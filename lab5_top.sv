==> flow/design.v <==
module lab5_top(KEY,SW,LEDR,HEX0,HEX1,HEX2,HEX3,HEX4,HEX5,CLOCK_50);
  input [3:0] KEY;
  input [9:0] SW;
  output [9:0] LEDR; 
  output [6:0] HEX0, HEX1, HEX2, HEX3, HEX4, HEX5;
  input CLOCK_50;
  wire [15:0] datapath_out, datapath_in;
  wire write, vsel, loada, loadb, asel, bsel, loadc, loads;
  wire [2:0] readnum, writenum;
  wire [1:0] shift, ALUop;
  input_iface IN(CLOCK_50, SW, datapath_in, write, vsel, loada, loadb, asel, 
                 bsel, loadc, loads, readnum, writenum, shift, ALUop, LEDR[8:0]);
  datapath DP ( .clk         (~KEY[0]),  
                .readnum     (readnum),
                .vsel        (vsel),
                .loada       (loada),
                .loadb       (loadb),
                .shift       (shift),
                .asel        (asel),
                .bsel        (bsel),
                .ALUop       (ALUop),
                .loadc       (loadc),
                .loads       (loads),
                .writenum    (writenum),
                .write       (write),  
                .datapath_in (datapath_in),
                .Z_out       (LEDR[9]),
                .datapath_out(datapath_out)
             );
  sseg H0(datapath_out[3:0],   HEX0);   
  sseg H1(datapath_out[7:4],   HEX1);
  sseg H2(datapath_out[11:8],  HEX2);
  sseg H3(datapath_out[15:12], HEX3);
  assign HEX4 = 7'b1111111;   
  assign HEX5 = 7'b1111111;   
endmodule
module input_iface(clk, SW, datapath_in, write, vsel, loada, loadb, asel, bsel, 
                   loadc, loads, readnum, writenum, shift, ALUop, LEDR);
  input clk;
  input [9:0] SW;
  output [15:0] datapath_in;
  output write, vsel, loada, loadb, asel, bsel, loadc, loads;
  output [2:0] readnum, writenum;
  output [1:0] shift, ALUop;
  output [8:0] LEDR;
  wire sel_sw = SW[9];  
  wire [15:0] datapath_in_next = sel_sw ? {8'b0,SW[7:0]} : datapath_in;
  vDFF #(16) DATA(clk,datapath_in_next,datapath_in);
  wire [8:0] ctrl_sw;
  wire [8:0] ctrl_sw_next = sel_sw ? ctrl_sw : SW[8:0];
  vDFF #(9) CTRL(clk,ctrl_sw_next,ctrl_sw);
  assign {readnum,vsel,loada,loadb,shift,asel,bsel,ALUop,loadc,loads,writenum,write}={
           ctrl_sw[3:1], ctrl_sw[4], ctrl_sw[5], ctrl_sw[6], 
           ctrl_sw[2:1], ctrl_sw[3], ctrl_sw[4], ctrl_sw[6:5], ctrl_sw[7], ctrl_sw[8],  
           ctrl_sw[3:1], ctrl_sw[0]    
  };
  assign LEDR = sel_sw ? ctrl_sw : {1'b0, datapath_in[7:0]};  
endmodule         
module vDFF(clk,D,Q);
  parameter n=1;
  input clk;
  input [n-1:0] D;
  output [n-1:0] Q;
  reg [n-1:0] Q;
  always @(posedge clk)
    Q <= D;
endmodule
module sseg(in,segs);
  input [3:0] in;
  output [6:0] segs;
  assign segs = 7'b0001110;   
endmodule
# ---- Reports on input_iface
# What the tools print for input_iface, step after step.
# Lines are those of the file above, counted from 1.
# Cell names lack the library's common part.
# Not given: n/a
dict set report design {
  design {input_iface}
  clk_port {clk}
  cell_library {sky130hd}
  pvt_corner {tt_025C_1v80}
}

# ---- After elaboration
# Yosys after proc, flatten, opt, wreduce and memory -nomap, before mapping. Enables and synchronous resets that opt folds into registers are not counted as muxes. Memory bits, and registers merged into a memory's read port (data or address), are not among the register bits. Print and check cells are not counted. Equal cells are merged and count once.
dict set report word_totals {
  romBits 0
  ramBits 0
  out_inout_bits 43
  word_cells 3
  clocked_rd_ports_x_width 0
  inputBits 11
  n_memories 0
  regBits 17
  latchBits 0
}
dict set report op_classes {
  n_div 0
  n_mux 1
  n_eq 0
  n_logic 0
  n_addsub 0
  n_mul 0
  shift 0
  compare 0
  reduce_logical 0
}
# op count
set ops {}
lappend ops {{9-bit 2-to-1 mux} 1}

# ---- Logic depth
# Yosys ltp: most cells in a row. Word level: on the elaborated netlist, between registers, memories and ports. Mapped: between sequential cells and ports; inverters and the memories' decode and read muxes count.
dict set report logic_depth {
  word_depth 1
  abc_area 0
  depth_mapped 2
  ltp_nobuf 1
}

# ---- After synthesis
# Yosys stat after the flow's synthesis: flattened, memories mapped to cells. It holds for the ABC_AREA given above (unset counts as 0); a run with the other value may have another netlist.
# cell_type count area_total_um2
set by_type {}
lappend by_type {edfxtp_1 17 510.49}
lappend by_type {buf_4 17 127.622}
lappend by_type {mux2_4 8 120.115}
lappend by_type {buf_6 1 11.261}
lappend by_type {and2_2 1 7.507}
lappend by_type {conb_1 1 3.754}
lappend by_type {inv_1 1 3.754}
dict set report synth_totals {
  buffers 18
  cell_count 46
  seqArea_mm2 0.0005105
  synth_area_mm2 0.0007845
  ff_cells 17
}
# By module: a second synthesis without flattening, with its own total; a netlist apart from the flattened one above.
dict set report hier_totals {
  hier_cells 72
  hier_area_mm2 0.0010473
}
# Each row is one instance without its submodules.
# module n_cells n_inst mod_area_mm2 seq_area_mm2
set modules {}
lappend modules {input_iface 47 1 0.0005468 0}
lappend modules {{vDFF #(n=16)} 16 1 0.0003203 0.0003203}
lappend modules {{vDFF #(n=9)} 9 1 0.0001802 0.0001802}

# ---- Path before layout
# Path of least setup slack by OpenSTA after synthesis, without wires, with an ideal clock, recovery checks aside; 20% of the period is set as input and as output delay. Where synthesis merged equal registers, the netlist keeps one of their names.
dict set report synth_timing {
  kind {reg-to-output}
  startpoint {reg CTRL.Q[1]}
  endpoint {out LEDR[1]}
  n_path_buf 0
  launch_ps 0
  clock_period_ps 937
  path_delay_ps 737
  driving_pins 2
  required_time_ps 750
  slack_ps 13
  arrival_time_ps 737
  output_delay_ps 187
  synth_period_reached_ps 924
}
# "path_delay_ps" = arrival - input delay + setup time.
# At an output port there is no setup time.
# "driving_pins" counts driving pins, that of a launching flip-flop among them; a cell with two outputs on the path counts twice.
# "synth_period_reached_ps" = period - worst setup slack (recovery checks aside). The figure is calculated, with input and output delays left at 20% of the set period.
# The rows between start and end are the longest chain of elaborated cells between them; the timing report does not say that the signal goes this way. Where chains are equally long, one stands for them.
# A line is the first line of the expression or statement that the cell stems from. Yosys adds cells for indexed reads and writes and turns some case tables into memories.
dict set report synth_via {
  path_cell_list {edfxtp_1 > mux2_4}
  elab_chain_len 1
  cone_cells 1
  cone_lines 1
  classes_between {mux (1)}
}
# element line
set synth_rtl {}
lappend synth_rtl {{start: declaration} 63} ;# output [n-1:0] Q;
lappend synth_rtl {{start: assignment} 66} ;# Q <= D;
lappend synth_rtl {{9-bit 2-to-1 mux} 57} ;# assign LEDR = sel_sw ? ctrl_sw : {1'b0, datapath_in[7:0]};
lappend synth_rtl {{end: declaration} 45} ;# output [8:0] LEDR;

# ---- Path in the finished layout
# From the final timing report of job 1: the path of least setup slack in the routed layout; clock arrival at registers is part of the times.
# The path's times are printed in steps of 10 ps; the period is the one set.
dict set report layout_timing {
  kind {input-to-output}
  startpoint {in SW[9]}
  endpoint {out LEDR[5]}
  n_path_buf 4
  required_time_ps 1220
  input_delay_ps 300
  arrival_time_ps 1190
  slack_ps 30
  driving_pins 5
  output_delay_ps 300
  launch_ps 300
  clock_period_ps 1520
}
# The rows between start and end are the longest chain of elaborated cells between them; the timing report does not say that the signal goes this way. Where chains are equally long, one stands for them.
dict set report layout_via {
  path_cell_list {clkdlybuf4s15_2 > buf_6 > buf_4 > mux2_4 > buf_6}
  elab_chain_len 1
  cone_cells 1
  cone_lines 1
  classes_between {mux (1)}
}
# element line
set layout_rtl {}
lappend layout_rtl {{start: declaration} 40} ;# input [9:0] SW;
lappend layout_rtl {{9-bit 2-to-1 mux} 57} ;# assign LEDR = sel_sw ? ctrl_sw : {1'b0, datapath_in[7:0]};
lappend layout_rtl {{end: declaration} 45} ;# output [8:0] LEDR;

Flow measurements of input_iface on sky130hd: 2 stored runs with different settings, listed in no order. Input and output delays are each 20% of the period that was set; the output load is 0.01 pF.
"achievedPeriod_ps" means the clock period less the worst setup slack. The figure is calculated, with input and output delays left at 20% of the set period.
"critical_path_time_ps" means the part of the period allowed to the worst setup path (the constraints hold back 20% at inputs and 20% at outputs) less its slack; where the path has registers, the arrival times of their clocks count too.
"total_power_uw" rests on the timing tool's default activity at the inputs, not on a simulated workload.
"critical_path_time_ps" is given in steps of 10 ps.

# job 1
==> flow/run.sh <==
#!/bin/bash
# the make line also repeats the synthesis and layout settings of config.mk as NAME=value (left out here)
make -C /OpenROAD-flow-scripts/flow DESIGN_CONFIG=/design/flow/config.mk WORK_HOME=/design/flow/orfs CLKGATE_MAP_FILE= finish
==> flow/config.mk <==
export PLATFORM = sky130hd
export DESIGN_NAME = input_iface
export DESIGN_NICKNAME = input_iface
export VERILOG_FILES = /design/flow/design.v
export SDC_FILE = /design/flow/constraint.sdc
export NUM_CORES = 4
export LEC_CHECK = 0
export CAP_MARGIN = 20
export CORE_MARGIN = 2
export CORE_UTILIZATION = 44
export MAX_ROUTING_LAYER = met4
export PLACE_DENSITY_LB_ADDON = 0.0
export SLEW_MARGIN = 20
export TNS_END_PERCENT = 35
==> flow/constraint.sdc <==
create_clock -name core_clock -period 1.52 [get_ports {clk}]
set_input_delay 0.3040 -clock core_clock [delete_from_list [all_inputs] [get_ports {clk}]]
set_output_delay 0.3040 -clock core_clock [all_outputs]
set_load 0.01 [all_outputs]

==> job 1: results <==
yosys_chip_area_mm2=0.0007845
design.die.area_mm2=0.0021368
final_stdcell_area_mm2=0.0012324
finish.utilization_pct=72.2
timing.setup.ws_ps=26
fin_tns_ps=0
hold_worst_slack_ps=480
total_power_uw=1074
achievedPeriod_ps=1494
critical_path_time_ps=890
timing.worst_path_kind="input-to-output"

# job 2
==> flow/run.sh <==
#!/bin/bash
# the make line also repeats the synthesis and layout settings of config.mk as NAME=value (left out here)
make -C /OpenROAD-flow-scripts/flow DESIGN_CONFIG=/design/flow/config.mk WORK_HOME=/design/flow/orfs CLKGATE_MAP_FILE= finish
==> flow/config.mk <==
export PLATFORM = sky130hd
export DESIGN_NAME = input_iface
export DESIGN_NICKNAME = input_iface
export VERILOG_FILES = /design/flow/design.v
export SDC_FILE = /design/flow/constraint.sdc
export NUM_CORES = 4
export LEC_CHECK = 0
export ABC_AREA = 0
export CAP_MARGIN = 20
export CORE_MARGIN = 7
export CORE_UTILIZATION = 17
export GPL_TIMING_DRIVEN = 0
export PLACE_DENSITY_LB_ADDON = 0.02
export SETUP_SLACK_MARGIN = -0.08
export SLEW_MARGIN = 20
==> flow/constraint.sdc <==
create_clock -name core_clock -period 0.826 [get_ports {clk}]
set_input_delay 0.1652 -clock core_clock [delete_from_list [all_inputs] [get_ports {clk}]]
set_output_delay 0.1652 -clock core_clock [all_outputs]
set_load 0.01 [all_outputs]

==> job 2: results <==
yosys_chip_area_mm2=0.0007845
design.die.area_mm2=0.0067125
final_stdcell_area_mm2=0.0014714
finish.utilization_pct=33.6
timing.setup.ws_ps=-385
fin_tns_ps=-9254
hold_worst_slack_ps=231
total_power_uw=2380
achievedPeriod_ps=1211
critical_path_time_ps=1050
timing.worst_path_kind="reg-to-output"
