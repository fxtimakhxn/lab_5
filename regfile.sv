==> flow/design.v <==
module regfile(data_in,writenum,write,readnum,clk,data_out);
  input [15:0] data_in;
  input [2:0] writenum, readnum;
  input write, clk;
  output [15:0] data_out;
  wire [7:0] writenum_dec, readnum_dec;  
  wire load0, load1, load2, load3, load4, load5, load6, load7;  
  wire [15:0] R0, R1, R2, R3, R4, R5, R6, R7;  
    Dec U0 (writenum, writenum_dec);  
    vDFFE U2 (clk, load0, data_in, R0);  
    vDFFE U3 (clk, load1, data_in, R1);  
    vDFFE U4 (clk, load2, data_in, R2);  
    vDFFE U5 (clk, load3, data_in, R3);  
    vDFFE U6 (clk, load4, data_in, R4);  
    vDFFE U7 (clk, load5, data_in, R5);  
    vDFFE U8 (clk, load6, data_in, R6);  
    vDFFE U9 (clk, load7, data_in, R7);  
    Dec U10 (readnum, readnum_dec);  
    mux U11 (R0, R1, R2, R3, R4, R5, R6, R7, readnum_dec, data_out);  
    assign load0 = writenum_dec[0] & write; 
    assign load1 = writenum_dec[1] & write; 
    assign load2 = writenum_dec[2] & write;
    assign load3 = writenum_dec[3] & write;
    assign load4 = writenum_dec[4] & write;
    assign load5 = writenum_dec[5] & write;
    assign load6 = writenum_dec[6] & write;
    assign load7 = writenum_dec[7] & write;
endmodule
module vDFFE(clk, en, in, out) ;
  parameter n = 16;   
  input clk, en ;  
  input  [n-1:0] in ;
  output [n-1:0] out ;
  reg    [n-1:0] out ;
  wire   [n-1:0] next_out ;
  assign next_out = en ? in : out;
  always @(posedge clk)
    out = next_out;  
endmodule
module Dec(a,b);
  parameter n=3;
  parameter m = 8;
  input [n-1:0] a;
  output [m-1:0] b;
  wire [m-1:0] b = 1 << a;
endmodule
module mux (a0, a1, a2, a3, a4, a5, a6, a7, s, b); 
  parameter k = 16; 
  input [k-1:0] a0, a1, a2, a3, a4, a5, a6, a7;  
  input [7:0] s;  
  output reg [k-1:0] b;  
  always_comb begin 
    case(s)
      8'b00000001: b = a0;  
      8'b00000010: b = a1;  
      8'b00000100: b = a2;  
      8'b00001000: b = a3;  
      8'b00010000: b = a4;  
      8'b00100000: b = a5;  
      8'b01000000: b = a6;  
      8'b10000000: b = a7;  
      default: b = {k{1'bx}}; 
    endcase
  end 
endmodule
Step by step through the tools: regfile:

What the tools print for regfile, step after step.
Lines are those of the file above, counted from 1.
Library cell names are shortened.
Not given: -

* design top: regfile
* clock: clk
* cell library: sky130hd
* corner: tt_025C_1v80

After elaboration:

Counts by Yosys on the flattened word-level netlist (proc, flatten, opt, wreduce; memories kept). Register bits leave out memories and registers merged into their read ports (data or address); mux counts leave out enables and synchronous resets folded into registers. Print and check cells are left out. Cells with the same type and inputs are merged into one.

* word-level cells: 27
* clocked read ports x word width: 0
* memory cells: 0
* memory bits (read-only): 0
* register bits: 128
* output and inout bits: 16
* bits in writable memories: 0
* input bits: 24
* latch bits: 0

* divide/modulo/power cells: 0
* eq/ne operators: 8
* reduce/logical cells: 0
* bitwise logic cells: 8
* shift-type cells: 2
* muxes and demuxes: 1
* order comparisons: 0
* multipliers: 0
* add/sub/neg operators: 0

Operator list (count)
* parallel mux 16 bit (select 8 bit): 1
* << shifter 2 x 3 -> 8 bit with constant A: 2
* AND 1 bit: 8
* == test 8 x 1 -> 1 bit with constant B: 1
* == test 8 x 2 -> 1 bit with constant B: 1
* == test 8 x 3 -> 1 bit with constant B: 1
* == test 8 x 4 -> 1 bit with constant B: 1
* == test 8 x 5 -> 1 bit with constant B: 1
* == test 8 x 6 -> 1 bit with constant B: 1
* == test 8 x 7 -> 1 bit with constant B: 1
* == test 8 bit with constant B: 1

Depth:

Yosys ltp: most cells in a row. Word level: on the elaborated netlist, between registers, memories and ports. Mapped: between sequential cells and ports; inverters and the memories' decode and read muxes count.

* depth after elaboration: 3
* ABC_AREA: 0
* gate-level depth with buffers: 6
* depth with buffers taken out: 4

Synthesis result:

Source: synth_stat.txt of the flow (Yosys; design flattened, memories mapped). It holds for the ABC_AREA given above (unset counts as 0); a run with the other value may have another netlist.
Totals and module areas in this step are rounded.

Cells by type
* edfxtp_1: count 128, total area 3.84E+03 µm²
* mux2i_1: count 42, total area 420.403 µm²
* nor2_1: count 28, total area 105.101 µm²
* o22a_1: count 12, total area 105.101 µm²
* a211oi_1: count 12, total area 90.086 µm²
* o22ai_1: count 12, total area 75.072 µm²
* nand2_1: count 10, total area 37.536 µm²
* buf_6: count 3, total area 33.782 µm²
* nand2b_1: count 5, total area 31.28 µm²
* buf_4: count 4, total area 30.029 µm²
* mux4_1: count 1, total area 26.275 µm²
* buf_2: count 5, total area 25.024 µm²
* mux4_2: count 1, total area 22.522 µm²
* a41oi_1: count 2, total area 17.517 µm²
* o21ai_0: count 3, total area 15.014 µm²
* mux2_2: count 1, total area 11.261 µm²
* nand3_1: count 2, total area 10.01 µm²
* nor3_1: count 2, total area 10.01 µm²

Other cell types: 8; their cells: 9.

* mapped area: 4960 µm²
* sequential area: 3840 µm²
* buffer cells: 14
* mapped flip-flops: 128
* mapped cells: 282

By module: a second synthesis without flattening, with its own total; a netlist apart from the flattened one above.

* cells (unflattened synthesis): 280
* area (unflattened synthesis): 4990 µm²

Rows give one instance, submodules left out.

Modules
* vDFFE: seq. area 480 µm², instances 8, cells 16, area 480 µm²
* mux: seq. area 0.0 µm², instances 1, cells 128, area 963 µm²
* Dec: seq. area 0.0 µm², instances 2, cells 8, area 65.1 µm²
* regfile: seq. area 0.0 µm², instances 1, cells 8, area 50.0 µm²

Timing after synthesis:

OpenSTA on the mapped netlist: ideal clock, no wires. The path of least setup slack (recovery checks aside). Input and output delay are each 20% of the period. Register names are those of the netlist, which keeps one name where synthesis merged equal registers.

* path type: input-to-reg
* start: in writenum[2]
* end: reg U2.out[0]
* arrival: 1.744 ns
* setup time: 0.409 ns
* launch time at the first pin: 0.430 ns
* period: 2.15 ns
* input delay: 0.430 ns
* required time: 1.741 ns
* setup slack: -0.003 ns
* path delay: 1.723 ns
* stages on the path: 2
* path buffers: 0
* period reached after synthesis: 2.153 ns

"path delay" is the arrival time less input delay plus setup time.
"stages on the path" counts driving pins, that of a launching flip-flop among them; a cell with two outputs on the path counts twice.
"period reached after synthesis" = period - worst setup slack (recovery checks aside). The figure is calculated, with input and output delays left at 20% of the set period.
Between the ends stands the longest chain of elaborated cells between them, by number of cells; it is not shown to be the way that was timed. Of several equally long chains one is given.
Each line given opens the expression or statement behind the cell; cells for indexed reads and writes are added by Yosys, which also makes memories of some case tables.

* path through: nand2b_1 -> nor3_1
* cells in the longest elaborated chain: 2
* elaborated cells between the ends (all ways): 2
* source lines of those cells: 2
* classes of those cells: 1 x shift; 1 x logic

RTL lines, path post-synthesis
* start: declaration: line 3 `input [2:0] writenum, readnum;`
* << shifter 2 x 3 -> 8 bit: line 45 `wire [m-1:0] b = 1 << a;`
* AND 1 bit: line 20 `assign load0 = writenum_dec[0] & write;`
* end: assignment: line 38 `out = next_out;`
* end: declaration: line 33 `output [n-1:0] out ;`

Timing after layout:

From the final timing report of stored run 1: the path of least setup slack in the routed layout; clock arrival at registers is part of the times.

* path type: input-to-output
* start: in readnum[2]
* end: out data_out[3]
* period: 2.57 ns
* external output delay: 0.51 ns
* required time: 2.06 ns
* input delay: 0.51 ns
* launch time at the first pin: 0.51 ns
* path buffers: 4
* arrival: 1.86 ns
* stages on the path: 7
* setup slack: 0.20 ns

Between the ends stands the longest chain of elaborated cells between them, by number of cells; it is not shown to be the way that was timed. Of several equally long chains one is given.

* path through: dlygate4sd2_1 -> buf_6 -> nand2_1 -> buf_4 -> o22ai_1 -> o22a_1 -> dlygate4sd2_1
* cells in the longest elaborated chain: 3
* elaborated cells between the ends (all ways): 10
* source lines of those cells: 2
* classes of those cells: 8 x eq/ne; 1 x shift; 1 x mux

RTL lines, path after layout
* start: declaration: line 3 `input [2:0] writenum, readnum;`
* << shifter 2 x 3 -> 8 bit: line 45 `wire [m-1:0] b = 1 << a;`
* == test 8 bit: line 53 `case(s)`
* parallel mux 16 bit (select 8 bit): line 53
* end: declaration: line 5 `output [15:0] data_out;`

--- measured runs ---
Settings and measured results of 2 stored flow runs for module regfile (sky130hd), not sorted in any way. The constraints put input and output delay at 20% of the set period each and load the outputs with 0.01 pF.
By "clock period reached" is meant the clock period of the run minus its worst setup slack. This is arithmetic on one report: input and output delays are still those of the set period (20% each).
"critical path time": the worst setup path's part of the clock period (all of it between registers, 20% less for each end at a port) less its slack. A launch clock that arrives late makes it longer, a capture clock that arrives late makes it shorter.
"power consumption" is the tool's figure for a default switching activity; nothing was simulated.
Results are given in rounded form.

### Stored run 1

Settings: `period_ns=2.57`, `SETUP_SLACK_MARGIN=0.1`, `CAP_MARGIN=20`, `CORE_MARGIN=2`, `CORE_UTILIZATION=40`, `SLEW_MARGIN=20`

- Lowest hold slack: 0.830 ns
- Summed negative setup slack: 0.000 ns
- Clock period reached: 2.374 ns
- Die footprint: 13,300 µm²
- Critical path time: 1.35 ns
- Worst setup path kind: input-to-output
- Utilization after routing: 0.543
- Worst setup slack after layout: 0.196 ns
- Area of the standard cells in the finished layout: 6,550 µm²
- Power consumption: 5.41 mW
- Chip area in the Yosys report: 4,960 µm²

### Stored run 2

Settings: `period_ns=2.3`, `CORE_UTILIZATION=36`, `SETUP_SLACK_MARGIN=0.64`, `PLACE_DENSITY_LB_ADDON=0.23`, `CELL_PAD_IN_SITES_DETAIL_PLACEMENT=1`, `GPL_TIMING_DRIVEN=1`, `MAX_ROUTING_LAYER=met4`, `CAP_MARGIN=20`, `CORE_MARGIN=2`, `SLEW_MARGIN=20`

- Lowest hold slack: 0.791 ns
- Summed negative setup slack: 0.000 ns
- Clock period reached: 2.032 ns
- Die footprint: 14,700 µm²
- Critical path time: 1.57 ns
- Worst setup path kind: reg-to-output
- Utilization after routing: 0.516
- Worst setup slack after layout: 0.268 ns
- Area of the standard cells in the finished layout: 6,890 µm²
- Power consumption: 5.42 mW
- Chip area in the Yosys report: 4,960 µm²
--- end ---
